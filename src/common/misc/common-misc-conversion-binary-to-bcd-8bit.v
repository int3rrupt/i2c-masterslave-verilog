==> flow/design.v <==
`timescale 1ns / 1ps
module EightBitBinaryToBCD(
	output reg [3:0] BCDDigitHundreds,
	output reg [3:0] BCDDigitTens,
	output reg [3:0] BCDDigitOnes,
	output reg Done,
	input [7:0] BinaryInput,
	input Enable,
	input clk
	);
	reg Enabled;
	reg [7:0] Binary;
	initial Enabled = 0;
	always@(posedge clk) begin
		if (Enable) begin
			Binary <= BinaryInput;
			BCDDigitHundreds <= 0;
			BCDDigitTens <= 0;
			BCDDigitOnes <= 0;
			Enabled <= 1;
			Done <= 0;
		end
		else begin
			if (Enabled) begin
				if (Binary > 100) begin
					BCDDigitHundreds <= BCDDigitHundreds + 1;
					Binary <= Binary - 100;
				end
				else begin
					if (Binary > 10) begin
						BCDDigitTens <= BCDDigitTens + 1;
						Binary <= Binary - 10;
					end
					else begin
						BCDDigitOnes <= Binary[3:0];
						Enabled <= 0;
						Done <= 1;
					end
				end
			end
		end
	end
endmodule
# Step by step through the tools: EightBitBinaryToBCD
# The steps from the RTL of EightBitBinaryToBCD to its reports follow in flow order.
# Lines are those of the file above, counted from 1.
# Library cell names are shortened.
# Not given: n/a
[inputs]
design = "EightBitBinaryToBCD"
clk_port = "clk"
library = "sky130hd"
corner = "tt_025C_1v80"

# Elaborated design
# Source: Yosys, flattened and elaborated, memories not mapped. Widths are those after wreduce. Registers that Yosys merges into a memory's read port (data or address) are not register bits. Print and check cells do not count. Equal cells are merged and count once.
[bits]
out_inout_bits = 13
word_cells = 27
regBits = 22
inputBits = 10
[classes]
muxes = 7
n_cmp = 2
reduce_logical = 6
add_sub_neg = 4
logic = 2
[ops]
columns = ["cell", "n"]
rows = [
  ["2-to-1 mux 8 bit", 4],
  ["adder 4 x 1 -> 4 bit with constant B", 2],
  ["subtractor 8 x 4 -> 8 bit with constant B", 1],
  ["> comparator 8 x 4 -> 1 bit with constant B", 1],
  ["subtractor 8 x 7 -> 8 bit with constant B", 1],
  ["> comparator 8 x 7 -> 1 bit with constant B", 1],
  ["AND reduction 3 bit", 2],
  ["AND reduction 2 bit", 2],
  ["nonzero test 3 bit", 1],
  ["2-to-1 mux 1 bit", 3],
  ["NOT 1 bit", 2],
  ["nonzero test 2 bit", 1],
]

# Depth
# Yosys ltp: most cells in a row. Word level: on the elaborated netlist, between registers, memories and ports. Mapped: between sequential cells and ports; inverters and the memories' decode and read muxes count.
[depth]
ltp_word = 5
ABC_AREA = 0
depth_mapped = 7
mapped_depth_nobuf = 6

# Synthesis result
# Source: synth_stat.txt of the flow (Yosys; design flattened, memories mapped). It holds for the ABC_AREA given above (unset counts as 0); a run with the other value may have another netlist.
[synth_totals]
n_buf = 11
sequential_area_mm2 = 0.0005205
ff_cells = 22
stdcells = 145
area_mm2 = 0.0013901
[by_type]
columns = ["cell_type", "n", "type_area_um2"]
rows = [
  ["dfxtp_1", 14, 280.269],
  ["edfxtp_1", 8, 240.23],
  ["ha_1", 7, 87.584],
  ["nand2b_1", 11, 68.816],
  ["mux2i_1", 5, 50.048],
  ["mux2_1", 4, 45.043],
  ["nor2b_1", 7, 43.792],
  ["o21ai_0", 7, 35.034],
  ["or3_1", 5, 31.28],
  ["nor3_1", 6, 30.029],
  ["a2111oi_4", 1, 27.526],
  ["clkbuf_1", 7, 26.275],
  ["nor4_1", 4, 25.024],
  ["nor4b_4", 1, 23.773],
  ["a21o_1", 3, 22.522],
  ["inv_1", 6, 22.522],
  ["nand2_1", 6, 22.522],
  ["nand3b_1", 3, 22.522],
]
# Not listed: further types 27, cells in them 40.

# Timing after synthesis
# OpenSTA on the mapped netlist: ideal clock, no wires. The path of least setup slack (recovery checks aside). Input and output delay are each 20% of the period. Register names are those of the netlist, which keeps one name where synthesis merged equal registers.
[synth_path]
path_type = "register to register"
startpoint = "reg Binary[3]"
endpoint = "reg Binary[2]"
setup_ps = 265
path_delay_ps = 2009
clock_period_ps = 3710
required_time_ps = 3445
t_arrival_ps = 1744
driving_pins = 6
t_first_pin_ps = 0
n_path_buf = 0
slack_ps = 1701
synth_period_reached_ps = 2009
# "path_delay_ps" is the arrival time less input delay plus setup time.
# "driving_pins" counts driving pins, that of a launching flip-flop among them; a cell with two outputs on the path counts twice.
# "synth_period_reached_ps" is the clock period less the worst setup slack; recovery checks do not enter. This is arithmetic on one report: input and output delays are still those of the set period (20% each).
# Between the ends stands the longest chain of elaborated cells between them, by number of cells; it is not shown to be the way that was timed. Of several equally long chains one is given.
# A line is the first line of the expression or statement that the cell stems from. Yosys adds cells for indexed reads and writes and turns some case tables into memories.
# At most two assigning lines are given for a register; there are more.
# Only ways into the end's enable, where the timed path ends, are counted here.
[synth_between]
cell_sequence = "edfxtp_1 -> ha_1 -> a21o_1 -> a2111oi_4 -> nand2_1 -> a21o_1"
elab_chain_cells = 3
cells_between = 4
lines_between = 2
classes_between = "2 x compare; 2 x reduce/logical"
[synth_lines]
columns = ["item", "line_no", "source"]
rows = [
  ["start: declaration", 12, "reg [7:0] Binary;"],
  ["start: assignment", 16, "Binary <= BinaryInput;"],
  ["start: assignment", 27, "Binary <= Binary - 100;"],
  ["> comparator 8 x 7 -> 1 bit", 25, "if (Binary > 100) begin"],
  ["nonzero test 3 bit", "n/a", ""],
  ["AND reduction 2 bit", "n/a", ""],
  ["end: assignment", 27, ""],
  ["end: assignment", 32, "Binary <= Binary - 10;"],
  ["end: declaration", 12, ""],
]

# Worst path after layout
# Path of least setup slack in the final report of flow run 1 (OpenROAD, finished layout, wires in). Where an end is a register, its clock arrival counts in the times.
# The report prints the path's times to 10 ps; the period is as set.
[layout_path]
path_type = "register to register"
startpoint = "reg Binary[2]"
endpoint = "reg BCDDigitHundreds[2]"
slack_ps = -410
setup_ps = 90
t_first_pin_ps = 310
driving_pins = 8
clock_period_ps = 1720
t_arrival_ps = 2350
n_path_buf = 1
required_time_ps = 1930
# Between the ends stands the longest chain of elaborated cells between them, by number of cells; it is not shown to be the way that was timed. Of several equally long chains one is given.
# At most two assigning lines are given for a register; there are more.
[layout_between]
cell_sequence = "edfxtp_1 -> inv_1 -> ha_2 -> nor2b_4 -> o31ai_4 -> buf_4 -> nand3_4 -> mux2_4"
elab_chain_cells = 2
cells_between = 2
lines_between = 1
classes_between = "1 x compare; 1 x reduce/logical"
[layout_lines]
columns = ["item", "line_no", "source"]
rows = [
  ["start: declaration", 12, "reg [7:0] Binary;"],
  ["start: assignment", 16, "Binary <= BinaryInput;"],
  ["start: assignment", 27, "Binary <= Binary - 100;"],
  ["> comparator 8 x 7 -> 1 bit", 25, "if (Binary > 100) begin"],
  ["AND reduction 2 bit", "n/a", ""],
  ["end: assignment", 17, "BCDDigitHundreds <= 0;"],
  ["end: assignment", 26, "BCDDigitHundreds <= BCDDigitHundreds + 1;"],
  ["end: declaration", 3, "output reg [3:0] BCDDigitHundreds,"],
]

# Below are 2 stored runs of the flow (Yosys, OpenROAD; platform sky130hd) on EightBitBinaryToBCD, each with its settings and what was measured, unordered. Constraints: input delay and output delay 20% of the set period each, output load 0.01 pF.
# "clock_period_reached_ps" is the run's clock period less its worst setup slack. It is reckoned from that one timing run; input and output delays stay at 20% of the period that was set.
# "worst_path_time_ps" is the time allowed to the run's worst setup path (the clock period less input and output delay, where it has them) less its slack. Clock arrival times count: a late capture clock shortens it, a late launch clock lengthens it.
# By "design_power_uw" is meant OpenSTA's value without simulated activity: inputs other than the clock are taken to toggle once in ten clock periods, and the tool carries that through the logic.
# "worst_path_time_ps" is given in steps of 10 ps.

[[run]]
name = "flow run 1"
[run.settings]
period_ns = 1.72
CORE_UTILIZATION = 54
PLACE_DENSITY_LB_ADDON = 0.2
TNS_END_PERCENT = 60
GPL_ROUTABILITY_DRIVEN = 1
CAP_MARGIN = 40
CORE_MARGIN = 2
SLEW_MARGIN = 20
[run.results]
post_synth_area_mm2 = 0.0013901
design_power_uw = 3454
clock_period_reached_ps = 2134
holdWs_ps = 494
final_cell_area_mm2 = 0.0019719
worstSetupSlack_ps = -414
setupTns_ps = -8987
final_util_frac = 0.803
worst_path_time_ps = 2130
worstPathKind = "register to register"
die_area_mm2 = 0.0029959

[[run]]
name = "flow run 2"
[run.settings]
period_ns = 2.45
CORE_UTILIZATION = 50
SETUP_SLACK_MARGIN = 0.42
PLACE_DENSITY = 0.68
HOLD_SLACK_MARGIN = 0.29
CORE_ASPECT_RATIO = 1.75
CORE_MARGIN = 9
CELL_PAD_IN_SITES_DETAIL_PLACEMENT = 2
ABC_AREA = 0
CTS_CLUSTER_DIAMETER = 382
CAP_MARGIN = 30
SLEW_MARGIN = 25
[run.results]
outcome = "stopped before the end: placement reported DPL-0033"
